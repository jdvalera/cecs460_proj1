==> flow/design.v <==
`timescale 1ns / 1ps
module debouncer(
		input wire clk, reset,
		input wire sw,
		output reg db
    );
	 localparam [2:0]
		zero = 3'b000,
		wait1_1 = 3'b001,
		wait1_2 = 3'b010,
		wait1_3 = 3'b011,
		one = 3'b100,
		wait0_1 = 3'b101,
		wait0_2 = 3'b110,
		wait0_3 = 3'b111;
		localparam N = 19;
		reg [N-1:0] q_reg;
		wire [N-1:0] q_next;
		wire m_tick;
		reg [2:0] state_reg, state_next;
		always @(posedge clk)
			q_reg <= q_next;
		assign q_next = q_reg + 1;
		assign m_tick = (q_reg==0) ? 1'b1 : 1'b0;
		always @(posedge clk, posedge reset)
			if (reset)
				state_reg <= zero;
			else
				state_reg <= state_next;
		always @*
		begin
			state_next = state_reg;
			db = 1'b0;
			case (state_reg)
				zero:
					if (sw)
						state_next = wait1_1;
				wait1_1:
					if (~sw)
						state_next = zero;
					else
						if (m_tick)
							state_next = wait1_2;
				wait1_2:
					if (~sw)
						state_next = zero;
					else
						if (m_tick)
							state_next = wait1_3;
				wait1_3:
					if (~sw)
						state_next = zero;
					else
						if (m_tick)
							state_next = one;
				one:
					begin
						db = 1'b1;
						if (~sw)
							state_next = wait0_1;
					end
				wait0_1:
					begin
						db = 1'b1;
						if (sw)
							state_next = one;
						else
							if (m_tick)
								state_next = wait0_2;
					end
				wait0_2:
					begin
						db = 1'b1;
						if (sw)
							state_next = one;
						else
							if (m_tick)
								state_next = wait0_3;
					end
				wait0_3:
					begin
						db = 1'b1;
						if (sw)
							state_next = one;
						else
							if (m_tick)
								state_next = zero;
					end
				default: state_next = zero;
			endcase
		end
endmodule
== From RTL to reports: debouncer ==
The steps from the RTL of debouncer to its reports follow in flow order.
Line numbers count from 1 in the design file above.
The mark - stands for no value.
Set-up
  design top: debouncer
  clock input: clk
  library: sky130hd
  library corner: tt_025C_1v80

== Elaborated design ==
Source: Yosys, flattened and elaborated, memories not mapped. Widths are those after wreduce. Registers that Yosys merges into a memory's read port (data or address) are not register bits. Print and check cells do not count. Equal cells are merged and count once.
Word-level totals
  input port bits: 3
  output and inout bits: 1
  register bits: 22
Cells by class
  eq/ne operators: 15
  mux-type cells: 17
  add/subtract/negate cells: 1
  reduce/logical cells: 5
Operators by type and width (number)
  3-bit 2-to-1 mux: 14
  3-bit parallel mux with 8-bit select: 1
  19-bit by 1-bit adder with 19-bit output (second input constant): 1
  19-bit zero test: 1
  3-bit inequality test (second input constant): 6
  3-bit == test (second input constant): 4
  4-bit OR reduction: 2
  8-bit AND reduction: 1
  3-bit by 2-bit == test with 1-bit output (second input constant): 2
  2-bit inequality test (second input constant): 2
  3-bit by 1-bit == test with 1-bit output (second input constant): 1
  3-bit zero test: 1
  1-bit parallel mux with 2-bit select: 1
  1-bit 2-to-1 mux: 1

== Depth ==
Yosys ltp: most cells in a row. Word level: on the elaborated netlist, between registers, memories and ports. Mapped: between sequential cells and ports; inverters and the memories' decode and read muxes count.
Logic depth
  word-level depth: 5
  ABC_AREA: 1
  mapped depth: 9
  gate-level depth less buffers: 9

== Netlist ==
Yosys stat after the flow's synthesis: flattened, memories mapped to cells. It holds for the ABC_AREA given above (unset counts as 0); a run with the other value may have another netlist.
Mapped netlist
  sequential part of the area: 581.8 µm²
  mapped flip-flops: 27
  mapped cells: 157
  buffer cells: 1
  mapped area: 1218.7 µm²
Cells by type (number)
  sky130_fd_sc_hd__dfxtp_1: 19
  sky130_fd_sc_hd__dfrtp_1: 7
  sky130_fd_sc_hd__nand2_1: 40
  sky130_fd_sc_hd__nor2_1: 27
  sky130_fd_sc_hd__nand3_1: 16
  sky130_fd_sc_hd__xor2_1: 8
  sky130_fd_sc_hd__xnor2_1: 6
  sky130_fd_sc_hd__inv_1: 13
  sky130_fd_sc_hd__nand4_1: 5
  sky130_fd_sc_hd__dfstp_2: 1
  sky130_fd_sc_hd__ha_1: 2
  sky130_fd_sc_hd__nor2_2: 3
  sky130_fd_sc_hd__nand3b_1: 2
  sky130_fd_sc_hd__nand2_2: 2
  sky130_fd_sc_hd__nor4_1: 2
  sky130_fd_sc_hd__a21oi_1: 2
  sky130_fd_sc_hd__nor3_1: 1
  sky130_fd_sc_hd__clkbuf_1: 1

== Timing after synthesis ==
Source: OpenSTA report_checks on the synthesized netlist (no wires, ideal clock, input and output delay 20% of the period each), path of least setup slack; recovery checks are left aside. Register names are those of the netlist, which keeps one name where synthesis merged equal registers.
Path after synthesis
  path kind: register -> register
  start: register q_reg[0]
  end: register state_reg
  driving pins on the path: 10
  data arrival time: 1.126 ns
  period: 1.45 ns
  required time: 1.332 ns
  slack: 0.207 ns
  path delay: 1.244 ns
  library setup time: 0.118 ns
  synthesis period reached: 1.243 ns
"path delay" is the arrival time less input delay plus setup time.
"driving pins on the path": output pins that drive a net of the path, with the launching flip-flop's if there is one; two outputs of one cell count as two.
"synthesis period reached" is the clock period less the worst setup slack; recovery checks do not enter. This is arithmetic on one report: input and output delays are still those of the set period (20% each).
An end named without its bit number is one bit of that signal or, where synthesis recoded a state register, one of its new flip-flops.
The rows between start and end are the longest chain of elaborated cells between them; the timing report does not say that the signal goes this way. Where chains are equally long, one stands for them.
A line is the first line of the expression or statement that the cell stems from. Yosys adds cells for indexed reads and writes and turns some case tables into memories.
On the way, after synthesis
  path through: sky130_fd_sc_hd__dfxtp_1 sky130_fd_sc_hd__inv_1 sky130_fd_sc_hd__ha_1 sky130_fd_sc_hd__inv_1 sky130_fd_sc_hd__nor2_1 sky130_fd_sc_hd__nand2_1 sky130_fd_sc_hd__nor2_2 sky130_fd_sc_hd__nand2_2 sky130_fd_sc_hd__nand3_1 sky130_fd_sc_hd__nand2_1
  cells in the longest elaborated chain: 5
  elaborated cells between the ends (all ways): 22
Ends and longest elaborated chain, after synthesis
  from (decl): RTL line 17  | reg [N-1:0] q_reg;
  from (assign): RTL line 22  | q_reg <= q_next;
  19-bit zero test: RTL line 24  | assign m_tick = (q_reg==0) ? 1'b1 : 1'b0;
  1-bit 2-to-1 mux: RTL line 24
  3-bit 2-to-1 mux: RTL line 86  | if (m_tick)
  3-bit 2-to-1 mux: RTL line 83  | if (sw)
  3-bit parallel mux with 8-bit select: RTL line 34  | case (state_reg)
  to (assign): RTL line 27  | state_reg <= zero;
  to (assign): RTL line 29  | state_reg <= state_next;
  to (decl): RTL line 20  | reg [2:0] state_reg, state_next;
Some nets on the timed path still bear RTL names; the line given drives or declares the net.
Named nets, after synthesis
  q_next[0]: RTL line 23  | assign q_next = q_reg + 1;

== Path in the finished layout ==
From the final timing report of stored run 1: the path of least setup slack in the routed layout; clock arrival at registers is part of the times.
Path post-layout
  path kind: register -> output
  start: register state_reg
  end: output db
  output delay: 0.24 ns
  driving pins on the path: 4
  data arrival time: 1.18 ns
  period: 1.19 ns
  required time: 0.95 ns
  slack: -0.23 ns
An end named without its bit number is one bit of that signal or, where synthesis recoded a state register, one of its new flip-flops.
The rows between start and end are the longest chain of elaborated cells between them; the timing report does not say that the signal goes this way. Where chains are equally long, one stands for them.
On the way, post-layout
  path through: sky130_fd_sc_hd__dfrtp_1 sky130_fd_sc_hd__nor4_4 sky130_fd_sc_hd__inv_1 sky130_fd_sc_hd__buf_2
  cells in the longest elaborated chain: 3
  elaborated cells between the ends (all ways): 11
Ends and longest elaborated chain, post-layout
  from (decl): RTL line 20  | reg [2:0] state_reg, state_next;
  from (assign): RTL line 27  | state_reg <= zero;
  from (assign): RTL line 29  | state_reg <= state_next;
  3-bit == test: RTL line 34  | case (state_reg)
  4-bit OR reduction
  1-bit parallel mux with 2-bit select: RTL line 34
  to (decl): RTL line 5  | output reg db

==> results <==
Measured data: module debouncer, platform sky130hd, 2 stored runs of the flow under differing settings, order arbitrary. Input and output delays are each 20% of the period that was set; the output load is 0.01 pF.
"achieved clock period (ns)" means the clock period less the worst setup slack. The figure is calculated, with input and output delays left at 20% of the set period.
"worst setup path time (ns)": the worst setup path's part of the clock period (all of it between registers, 20% less for each end at a port) less its slack. A launch clock that arrives late makes it longer, a capture clock that arrives late makes it shorter.
"finish__power__total": no workload was simulated; the value follows from the tool's default switching activity.

Flow files of stored run 1
==> flow/run.sh <==
#!/bin/bash
# the make line also repeats the synthesis and layout settings of config.mk as NAME=value (left out here)
make -C /OpenROAD-flow-scripts/flow DESIGN_CONFIG=/design/flow/config.mk WORK_HOME=/design/flow/orfs CLKGATE_MAP_FILE= finish
==> flow/config.mk <==
export PLATFORM = sky130hd
export DESIGN_NAME = debouncer
export DESIGN_NICKNAME = debouncer
export VERILOG_FILES = /design/flow/design.v
export SDC_FILE = /design/flow/constraint.sdc
export NUM_CORES = 4
export LEC_CHECK = 0
export ABC_AREA = 1
export CAP_MARGIN = 20
export CORE_ASPECT_RATIO = 1.41
export CORE_MARGIN = 2
export CORE_UTILIZATION = 20
export CTS_CLUSTER_SIZE = 22
export PLACE_DENSITY_LB_ADDON = 0.3
export SETUP_SLACK_MARGIN = 0.26
export SLEW_MARGIN = 5
==> flow/constraint.sdc <==
create_clock -name core_clock -period 1.19 [get_ports {clk}]
set_input_delay 0.2380 -clock core_clock [delete_from_list [all_inputs] [get_ports {clk}]]
set_output_delay 0.2380 -clock core_clock [all_outputs]
set_load 0.01 [all_outputs]

report of stored run 1
yosys chip area after synthesis (um^2): 1218.7
finish__design__die__area: 6743.2
finish__design__instance__area__stdcell: 2078.2
finish__design__instance__utilization: 0.3545
finish__timing__setup__ws: -0.231
finish__timing__setup__tns: -0.970
finish__timing__hold__ws: 0.201
finish__power__total: 1.449e-03
achieved clock period (ns): 1.421
worst setup path time (ns): 1.18
worst setup path kind: register -> output

Flow files of stored run 2
==> flow/run.sh <==
#!/bin/bash
# the make line also repeats the synthesis and layout settings of config.mk as NAME=value (left out here)
make -C /OpenROAD-flow-scripts/flow DESIGN_CONFIG=/design/flow/config.mk WORK_HOME=/design/flow/orfs CLKGATE_MAP_FILE= finish
==> flow/config.mk <==
export PLATFORM = sky130hd
export DESIGN_NAME = debouncer
export DESIGN_NICKNAME = debouncer
export VERILOG_FILES = /design/flow/design.v
export SDC_FILE = /design/flow/constraint.sdc
export NUM_CORES = 4
export LEC_CHECK = 0
export CAP_MARGIN = 20
export CORE_ASPECT_RATIO = 1.54
export CORE_MARGIN = 2
export CORE_UTILIZATION = 26
export CTS_CLUSTER_SIZE = 31
export GPL_ROUTABILITY_DRIVEN = 1
export GPL_TIMING_DRIVEN = 0
export PLACE_DENSITY_LB_ADDON = 0.27
export SETUP_SLACK_MARGIN = 0.29
export SLEW_MARGIN = 20
export TNS_END_PERCENT = 100
==> flow/constraint.sdc <==
create_clock -name core_clock -period 1.61 [get_ports {clk}]
set_input_delay 0.3220 -clock core_clock [delete_from_list [all_inputs] [get_ports {clk}]]
set_output_delay 0.3220 -clock core_clock [all_outputs]
set_load 0.01 [all_outputs]

report of stored run 2
yosys chip area after synthesis (um^2): 1098.6
finish__design__die__area: 4773.4
finish__design__instance__area__stdcell: 1468.9
finish__design__instance__utilization: 0.3583
finish__timing__setup__ws: -0.055
finish__timing__setup__tns: -0.135
finish__timing__hold__ws: 0.291
finish__power__total: 1.111e-03
achieved clock period (ns): 1.665
worst setup path time (ns): 1.34
worst setup path kind: register -> output
